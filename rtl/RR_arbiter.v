==> flow/design.v <==
`timescale 1ns / 1ps
module RR_arbiter#(
    parameter       P_CHANNEL_NUM   =   8
)(
    input                           i_clk               ,
    input                           i_rst               ,
    input  [P_CHANNEL_NUM - 1 : 0]  i_req               ,
    input                           i_req_valid         ,
    output [P_CHANNEL_NUM - 1 : 0]  o_grant             ,
    output                          o_grant_valid       ,
    input                           reset_priority
);
reg  [P_CHANNEL_NUM - 1 : 0]    ro_grant        ;
reg                             ro_grant_valid  ;
reg  [P_CHANNEL_NUM - 1 : 0]    round_priority  ;
wire [2*P_CHANNEL_NUM - 1 : 0]  req_sub_first_priority  ;
wire [2*P_CHANNEL_NUM - 1 : 0]  w_double_req    ;
wire [2*P_CHANNEL_NUM - 1 : 0]  w_double_grant  ;
assign o_grant  = ro_grant  ;
assign o_grant_valid = ro_grant_valid;
assign req_sub_first_priority = w_double_req - round_priority;
assign w_double_req = {i_req,i_req};
assign w_double_grant = w_double_req & (~req_sub_first_priority);
always @(posedge i_clk or posedge i_rst)begin
    if(i_rst)
        round_priority <= 'd1;
    else if(reset_priority)
        round_priority <= 'd1;
    else if(ro_grant_valid)
        round_priority <= {round_priority[P_CHANNEL_NUM - 2 : 0],round_priority[P_CHANNEL_NUM - 1]};
    else
        round_priority <= round_priority;
end
always @(posedge i_clk or posedge i_rst)begin
    if(i_rst)
        ro_grant <= 'd0;
    else if(i_req_valid)
        ro_grant <= w_double_grant[P_CHANNEL_NUM - 1 : 0] | w_double_grant[2*P_CHANNEL_NUM - 1 : P_CHANNEL_NUM];
    else
        ro_grant <= ro_grant;   
end
always @(posedge i_clk or posedge i_rst)begin
    if(i_rst)
        ro_grant_valid <= 'd0;
    else if(i_req_valid)
        ro_grant_valid <= 1'b1;
    else
        ro_grant_valid <= 'd0;   
end
endmodule
## Reports on RR_arbiter

Tool output for the design above, in the order of the flow.
Lines are those of the file above, counted from 1.
Not given: --

| design | value |
|---|---|
| top module | RR_arbiter |
| clock | i_clk |
| cell library | sky130hd |
| timing corner | tt_025C_1v80 |

## Elaborated design

Source: Yosys, flattened and elaborated, memories not mapped. Widths are those after wreduce. Registers that Yosys merges into a memory's read port (data or address) are not register bits. Print and check cells do not count. Equal cells are merged and count once.

| word-level totals | value |
|---|---|
| register bits after elaboration | 17 |
| input bits | 12 |
| output and inout port bits | 9 |
| elaborated cells | 11 |

| operators by class | value |
|---|---|
| $add $sub $neg | 1 |
| multiplexer cells | 3 |
| bitwise operators | 3 |
| reductions and logical operators | 1 |

Operators by type and width:

| operator | number |
|---|---|
| 16-bit AND | 1 |
| 16-bit by 8-bit subtractor with 16-bit output | 1 |
| 16-bit inverter | 1 |
| 8-bit two-way mux | 2 |
| 8-bit OR | 1 |
| 2-bit nonzero test | 1 |
| 1-bit two-way mux | 1 |

## Depth

Longest topological path by Yosys (ltp), each cell counted once; first at word level (registers and memories cut), then after technology mapping (sequential cells cut; the memories' decode and read muxes count).

| depth | value |
|---|---|
| depth in word-level cells | 4 |
| ABC_AREA | 0 |
| gate-level depth with buffers | 7 |
| mapped depth without buffers | 7 |

## Synthesis result

Source: synth_stat.txt of the flow (Yosys; design flattened, memories mapped). It holds for the ABC_AREA given above (unset counts as 0); a run with the other value may have another netlist.
Totals and module areas in this step are rounded.

Cells by type:

| type | number | area in all (um^2) |
|---|---|---|
| sky130_fd_sc_hd__dfrtp_1 | 16 | 400.384 |
| sky130_fd_sc_hd__ha_1 | 7 | 87.584 |
| sky130_fd_sc_hd__mux2i_1 | 7 | 70.067 |
| sky130_fd_sc_hd__inv_1 | 14 | 52.55 |
| sky130_fd_sc_hd__nor2_1 | 14 | 52.55 |
| sky130_fd_sc_hd__a21oi_1 | 8 | 40.038 |
| sky130_fd_sc_hd__nand2_1 | 10 | 37.536 |
| sky130_fd_sc_hd__dfstp_2 | 1 | 26.275 |
| sky130_fd_sc_hd__xnor2_1 | 3 | 26.275 |
| sky130_fd_sc_hd__nand3_1 | 5 | 25.024 |
| sky130_fd_sc_hd__o211ai_1 | 3 | 22.522 |
| sky130_fd_sc_hd__nor4_4 | 1 | 21.27 |
| sky130_fd_sc_hd__fa_1 | 1 | 20.019 |
| sky130_fd_sc_hd__nand2b_1 | 3 | 18.768 |
| sky130_fd_sc_hd__a21oi_2 | 2 | 17.517 |
| sky130_fd_sc_hd__nand4b_1 | 2 | 17.517 |
| sky130_fd_sc_hd__o2bb2ai_1 | 2 | 17.517 |
| sky130_fd_sc_hd__a21oi_4 | 1 | 16.266 |

Other cell types: 25; their cells: 30.

| synthesis totals | value |
|---|---|
| cell count | 130 |
| chip area (Yosys) | 1186 um^2 |
| sequential part of the area | 426.7 um^2 |
| flip-flop cells | 17 |
| buffer cells | 3 |

## Timing after synthesis

Source: OpenSTA report_checks on the synthesized netlist (no wires, ideal clock, input and output delay 20% of the period each), path of least setup slack; recovery checks are left aside. Register names are those of the netlist, which keeps one name where synthesis merged equal registers.

| timing after synthesis | value |
|---|---|
| kind | in2reg |
| start | input i_req[1] |
| end | register ro_grant[2] |
| clock period | 2.09 ns |
| input delay | 0.418 ns |
| setup time | 0.122 ns |
| time at the first pin | 0.418 ns |
| arrival time | 1.568 ns |
| data required time | 1.968 ns |
| slack | 0.400 ns |
| path delay | 1.272 ns |
| stages | 7 |
| buffers on the path | 0 |
| period reached after synthesis | 1.69 ns |

"path delay" = arrival - input delay + setup time.
"stages" counts driving pins, that of a launching flip-flop among them; a cell with two outputs on the path counts twice.
"period reached after synthesis" is the clock period less the worst setup slack; recovery checks do not enter. This is arithmetic on one report: input and output delays are still those of the set period (20% each).
Between the ends stands the longest chain of elaborated cells between them, by number of cells; it is not shown to be the way that was timed. Of several equally long chains one is given.
Each line given opens the expression or statement behind the cell; cells for indexed reads and writes are added by Yosys, which also makes memories of some case tables.
At most two assigning lines are given for a register; there are more.

| between the ends, after synthesis | value |
|---|---|
| cell sequence | sky130_fd_sc_hd__inv_1 -> sky130_fd_sc_hd__fa_1 -> sky130_fd_sc_hd__nand2b_1 -> sky130_fd_sc_hd__a21oi_2 -> sky130_fd_sc_hd__o21ai_1 -> sky130_fd_sc_hd__a21oi_1 -> sky130_fd_sc_hd__o2bb2ai_1 |
| cells in the longest elaborated chain | 4 |
| elaborated cells between the ends (all ways) | 4 |
| RTL lines with such cells | 3 |
| those cells by class | add/sub (1); logic (3) |

Ends and longest elaborated chain, after synthesis:

| item | line | text |
|---|---|---|
| start, declared | 7 | `input  [P_CHANNEL_NUM - 1 : 0]  i_req               ,` |
| 16-bit by 8-bit subtractor with 16-bit output | 21 | `assign req_sub_first_priority = w_double_req - round_priority;` |
| 16-bit inverter | 23 | `assign w_double_grant = w_double_req & (~req_sub_first_priority);` |
| 16-bit AND | 23 |  |
| 8-bit OR | 38 | `ro_grant <= w_double_grant[P_CHANNEL_NUM - 1 : 0] \| w_double_grant[2*P_CHANNEL_NUM - 1 : P_CHANNEL_NUM];` |
| end, assigned | 38 |  |
| end, assigned | 40 | `ro_grant <= ro_grant;` |
| end, declared | 13 | `reg  [P_CHANNEL_NUM - 1 : 0]    ro_grant        ;` |

Add stored flow runs of RR_arbiter

2 stored runs of RR_arbiter in the flow (synthesis by Yosys, layout by OpenROAD, sky130hd cells), in arbitrary order. Constraints: input delay and output delay 20% of the set period each, output load 0.01 pF.
Among the settings, n/a means not set for that run.

| stored run | period_ns | CORE_UTILIZATION | SETUP_SLACK_MARGIN | PLACE_DENSITY_LB_ADDON | CORE_ASPECT_RATIO | CELL_PAD_IN_SITES_DETAIL_PLACEMENT | TNS_END_PERCENT | CAP_MARGIN | MAX_ROUTING_LAYER | CORE_MARGIN | SLEW_MARGIN | PLACE_DENSITY |
|---|---|---|---|---|---|---|---|---|---|---|---|---|
| job 1 | 1.56 | 57 | 0.17 | 0.01 | 1.96 | 2 | 20 | 15 | met5 | 2 | 20 | n/a |
| job 2 | 1.29 | 65 | n/a | n/a | 1.27 | 2 | 90 | 5 | n/a | 2 | 5 | 0.5 |

Job 1: stopped before the end: placement reported DPL-0033
Job 2: stopped before the end: placement reported DPL-0033
