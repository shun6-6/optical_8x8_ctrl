==> flow/design.v <==
`timescale 1ns / 1ps
module Optical_4x4_module#(
    parameter       P_BAR   =   1'b0,
    parameter       P_CROSS =   1'b1   
)(
    input           i_clk           ,
    input           i_rst           ,
    input  [7 :0]   i_op_config     ,
    input           i_config_valid  ,
    output [3 :0]   o_switch_grant  ,
    output          o_grant_valid   
);
reg         ro_grant_valid  ;
reg  [3 :0] ro_switch_grant ;
assign o_switch_grant = ro_switch_grant ;
assign o_grant_valid  = ro_grant_valid  ;
always @(posedge i_clk or posedge i_rst)begin
    if(i_rst)
        ro_switch_grant <= 'd0;
    else if(i_config_valid)
        case (i_op_config)
            {2'd1,2'd0,2'd2,2'd3}   :   ro_switch_grant <= {P_BAR,P_BAR,P_BAR,P_CROSS};
            {2'd1,2'd0,2'd3,2'd2}   :   ro_switch_grant <= {P_BAR,P_BAR,P_BAR,P_BAR};
            {2'd1,2'd2,2'd0,2'd3}   :   ro_switch_grant <= {P_CROSS,P_BAR,P_BAR,P_CROSS};
            {2'd1,2'd2,2'd3,2'd0}   :   ro_switch_grant <= {P_CROSS,P_BAR,P_CROSS,P_CROSS};
            {2'd1,2'd3,2'd0,2'd2}   :   ro_switch_grant <= {P_CROSS,P_BAR,P_BAR,P_BAR};
            {2'd1,2'd3,2'd2,2'd0}   :   ro_switch_grant <= {P_CROSS,P_BAR,P_CROSS,P_BAR};
            {2'd2,2'd0,2'd1,2'd3}   :   ro_switch_grant <= {P_BAR,P_CROSS,P_CROSS,P_BAR};
            {2'd2,2'd0,2'd3,2'd1}   :   ro_switch_grant <= {P_BAR,P_CROSS,P_BAR,P_BAR};
            {2'd2,2'd3,2'd0,2'd1}   :   ro_switch_grant <= {P_CROSS,P_CROSS,P_BAR,P_BAR};
            {2'd2,2'd3,2'd1,2'd0}   :   ro_switch_grant <= {P_CROSS,P_CROSS,P_CROSS,P_BAR};
            {2'd3,2'd0,2'd1,2'd2}   :   ro_switch_grant <= {P_BAR,P_CROSS,P_CROSS,P_CROSS};
            {2'd3,2'd0,2'd2,2'd1}   :   ro_switch_grant <= {P_BAR,P_CROSS,P_BAR,P_CROSS};
            {2'd3,2'd2,2'd0,2'd1}   :   ro_switch_grant <= {P_CROSS,P_CROSS,P_BAR,P_CROSS};
            {2'd3,2'd2,2'd1,2'd0}   :   ro_switch_grant <= {P_CROSS,P_CROSS,P_CROSS,P_CROSS};
        endcase
    else
        ro_switch_grant <= ro_switch_grant;
end
always @(posedge i_clk or posedge i_rst)begin
    if(i_rst)
        ro_grant_valid <= 'd0;
    else if(i_config_valid)
        ro_grant_valid <= 'd1;
    else
        ro_grant_valid <= 'd0;
end
endmodule
Reports on Optical_4x4_module
What the tools print for Optical_4x4_module, step after step.
Line numbers count from 1 in the design file above.
Operators: Yosys type, input widths -> output width; for muxes data width and select width s.
Library cell names are shortened.
{ "setup": {"top": "Optical_4x4_module", "clk_port": "i_clk", "lib": "sky130hd", "pvt_corner": "tt_025C_1v80"} }

Word level
Yosys after proc, flatten, opt, wreduce and memory -nomap, before mapping. Memory bits, and registers merged into a memory's read port (data or address), are not among the register bits. Print and check cells are not counted. Equal cells are merged and count once.
{ "bits": {"input_bits": 11, "register_bits": 5, "output_inout_bits": 5, "wordCells": 20} }
{ "op_classes": {"reduce_logical": 2, "equal": 14, "muxes": 2} }
{ "op_table": {"columns": ["op", "n"], "rows": [
  ["$eq 8x8->1 const B", 8],
  ["$pmux 4 s14", 1],
  ["$eq 8x7->1 const B", 6],
  ["$reduce_bool 14->1", 1],
  ["$reduce_and 2->1", 1],
  ["$mux 1", 1]
]} }

Longest topological paths
Longest topological path by Yosys (ltp), each cell counted once; first at word level (registers and memories cut), then after technology mapping (sequential cells cut; the memories' decode and read muxes count).
{ "logic_depth": {"ltp_word": 3, "ABC_AREA": 0, "ltp_mapped": 7} }

Synthesis result
The flow's flattened synthesis, as Yosys stat reports it; memories are mapped. The netlist is that of the ABC_AREA named above (0 if unset); the other value can give another one.
The area totals of this step are shown rounded.
{ "by_type": {"columns": ["cell_type", "n", "area_total_um2"], "rows": [
  ["dfrtp_1", 5, 125.12],
  ["buf_6", 4, 45.043],
  ["xnor2_1", 4, 35.034],
  ["mux2_4", 2, 30.029],
  ["nand2b_1", 4, 25.024],
  ["a31oi_4", 1, 21.27],
  ["nor4_4", 1, 21.27],
  ["o31ai_4", 1, 21.27],
  ["nand3_1", 4, 20.019],
  ["nor4bb_1", 2, 20.019],
  ["a32oi_2", 1, 16.266],
  ["and4bb_4", 1, 16.266],
  ["buf_4", 2, 15.014],
  ["inv_1", 4, 15.014],
  ["o21ai_0", 3, 15.014],
  ["or2b_1", 2, 15.014],
  ["and4bb_2", 1, 12.512],
  ["nand4_1", 2, 12.512]
]} }
Not listed: further types 24, cells in them 27.
{ "mapped": {"buffers": 6, "mapped_cells": 71, "seqArea_um2": 125, "synth_area_um2": 692, "flip_flops": 5} }

Timing after synthesis
Path of least setup slack by OpenSTA after synthesis, without wires, with an ideal clock, recovery checks aside; 20% of the period is set as input and as output delay. Where synthesis merged equal registers, the netlist keeps one of their names.
{ "synth_path": {"path_kind": "input to register", "start": "input i_op_config[1]", "end": "register ro_switch_grant[1]", "delay_ps": 1376, "path_buffers": 1, "setup_ps": 125, "input_delay_ps": 492, "path_slack_ps": 592, "t_arrival_ps": 1743, "path_stages": 6, "tclk_ps": 2460, "synth_period_reached_ps": 1868} }
"delay_ps" is the arrival time less input delay plus setup time.
"path_stages": output pins that drive a net of the path, with the launching flip-flop's if there is one; two outputs of one cell count as two.
"synth_period_reached_ps" is the clock period less the worst setup slack; recovery checks do not enter. This is arithmetic on one report: input and output delays are still those of the set period (20% each).
The rows between start and end are the longest chain of elaborated cells between them; the timing report does not say that the signal goes this way. Where chains are equally long, one stands for them.
A line is the first line of the expression or statement that the cell stems from. Yosys adds cells for indexed reads and writes and turns some case tables into memories.
At most two assigning lines are given for a register; there are more.
{ "synth_via": {"path_cell_list": "buf_4 and4bb_4 a31oi_4 a32oi_2 o31ai_4 mux2_4", "elab_chain_cells": 3, "cells_between": 17, "cone_lines": 1, "cone_classes": "14 x eq/ne; 1 x mux; 2 x reduce/logical"} }
{ "synth_rtl": {"columns": ["item", "line", "source"], "rows": [
  ["start: declaration", 8, "input  [7 :0]   i_op_config     ,"],
  ["$eq 8x8->1", 21, "case (i_op_config)"],
  ["$reduce_bool 14->1", null, null],
  ["$reduce_and 2->1", null, null],
  ["end: assignment", 22, "{2'd1,2'd0,2'd2,2'd3}   :   ro_switch_grant <= {P_BAR,P_BAR,P_BAR,P_CROSS};"],
  ["end: assignment", 23, "{2'd1,2'd0,2'd3,2'd2}   :   ro_switch_grant <= {P_BAR,P_BAR,P_BAR,P_BAR};"],
  ["end: declaration", 14, "reg  [3 :0] ro_switch_grant ;"]
]} }

Timing after layout
Path of least setup slack in the final report of run 1 (OpenROAD, finished layout, wires in). Where an end is a register, its clock arrival counts in the times.
The path's times are printed in steps of 10 ps; the period is the one set.
{ "layout_path": {"path_kind": "input to register", "start": "input i_op_config[3]", "end": "register ro_switch_grant[1]", "path_stages": 6, "input_delay_ps": 430, "t_arrival_ps": 1780, "setup_ps": 120, "tclk_ps": 2160, "path_buffers": 1, "path_slack_ps": 510} }
The rows between start and end are the longest chain of elaborated cells between them; the timing report does not say that the signal goes this way. Where chains are equally long, one stands for them.
At most two assigning lines are given for a register; there are more.
{ "layout_via": {"path_cell_list": "buf_4 and4bb_2 nand3_4 a32oi_4 o31ai_4 mux2_4", "elab_chain_cells": 3, "cells_between": 17, "cone_lines": 1, "cone_classes": "14 x eq/ne; 1 x mux; 2 x reduce/logical"} }
{ "layout_rtl": {"columns": ["item", "line", "source"], "rows": [
  ["start: declaration", 8, "input  [7 :0]   i_op_config     ,"],
  ["$eq 8x8->1", 21, "case (i_op_config)"],
  ["$reduce_bool 14->1", null, null],
  ["$reduce_and 2->1", null, null],
  ["end: assignment", 22, "{2'd1,2'd0,2'd2,2'd3}   :   ro_switch_grant <= {P_BAR,P_BAR,P_BAR,P_CROSS};"],
  ["end: assignment", 23, "{2'd1,2'd0,2'd3,2'd2}   :   ro_switch_grant <= {P_BAR,P_BAR,P_BAR,P_BAR};"],
  ["end: declaration", 14, "reg  [3 :0] ro_switch_grant ;"]
]} }

Ticket comment

Below are 2 stored runs of the flow (Yosys, OpenROAD; platform sky130hd) on Optical_4x4_module, each with its settings and what was measured, unordered. Constraints: input delay and output delay 20% of the set period each, output load 0.01 pF.
"period_reached_ps": clock period set for the run, less the worst setup slack. It is reckoned from that one timing run; input and output delays stay at 20% of the period that was set.
By "worst_path_time_ps" is meant the share of the clock period that the worst setup path is allowed (20% is reserved at inputs, 20% at outputs), minus its slack. Clock arrival times at its registers enter into it.
"total_power_uw" rests on the timing tool's default activity at the inputs, not on a simulated workload.
"worst_path_time_ps" is known to 10 ps.
Values from the reports are rounded here.

Run 1
==> flow/run.sh <==
#!/bin/bash
# the make line also repeats the synthesis and layout settings of config.mk as NAME=value (left out here)
make -C /OpenROAD-flow-scripts/flow DESIGN_CONFIG=/design/flow/config.mk WORK_HOME=/design/flow/orfs CLKGATE_MAP_FILE= finish
==> flow/config.mk <==
export PLATFORM = sky130hd
export DESIGN_NAME = Optical_4x4_module
export DESIGN_NICKNAME = Optical_4x4_module
export VERILOG_FILES = /design/flow/design.v
export SDC_FILE = /design/flow/constraint.sdc
export NUM_CORES = 4
export LEC_CHECK = 0
export ABC_AREA = 0
export CAP_MARGIN = 30
export CORE_MARGIN = 4
export CORE_UTILIZATION = 46
export CTS_CLUSTER_DIAMETER = 286
export CTS_CLUSTER_SIZE = 41
export GPL_ROUTABILITY_DRIVEN = 0
export MIN_ROUTING_LAYER = met2
export PLACE_DENSITY_LB_ADDON = 0.07
export SETUP_SLACK_MARGIN = 0.6
export SLEW_MARGIN = 15
==> flow/constraint.sdc <==
create_clock -name core_clock -period 2.16 [get_ports {i_clk}]
set_input_delay 0.4320 -clock core_clock [delete_from_list [all_inputs] [get_ports {i_clk}]]
set_output_delay 0.4320 -clock core_clock [all_outputs]
set_load 0.01 [all_outputs]

==> results of run 1, as JSON <==
{
  "post_route_stdcell_area_um2": 1190,
  "period_reached_ps": 1652,
  "finalUtil_pct": 86.8,
  "setup_worst_slack_ps": 508,
  "worst_path_time_ps": 1220,
  "worst_setup_path_type": "input to register",
  "total_power_uw": 412,
  "post_synth_area_um2": 692,
  "design_die_area_um2": 2190,
  "tns_setup_ps": 0
}

Run 2
==> flow/run.sh <==
#!/bin/bash
# the make line also repeats the synthesis and layout settings of config.mk as NAME=value (left out here)
make -C /OpenROAD-flow-scripts/flow DESIGN_CONFIG=/design/flow/config.mk WORK_HOME=/design/flow/orfs CLKGATE_MAP_FILE= finish
==> flow/config.mk <==
export PLATFORM = sky130hd
export DESIGN_NAME = Optical_4x4_module
export DESIGN_NICKNAME = Optical_4x4_module
export VERILOG_FILES = /design/flow/design.v
export SDC_FILE = /design/flow/constraint.sdc
export NUM_CORES = 4
export LEC_CHECK = 0
export CAP_MARGIN = 5
export CELL_PAD_IN_SITES_DETAIL_PLACEMENT = 1
export CORE_MARGIN = 2
export CORE_UTILIZATION = 57
export GPL_TIMING_DRIVEN = 0
export PLACE_DENSITY = 0.92
export SETUP_SLACK_MARGIN = 0.22
export SLEW_MARGIN = 30
export TNS_END_PERCENT = 95
==> flow/constraint.sdc <==
create_clock -name core_clock -period 2.01 [get_ports {i_clk}]
set_input_delay 0.4020 -clock core_clock [delete_from_list [all_inputs] [get_ports {i_clk}]]
set_output_delay 0.4020 -clock core_clock [all_outputs]
set_load 0.01 [all_outputs]

==> results of run 2, as JSON <==
{
  "outcome": "did not finish, placement stopped with DPL-0033"
}
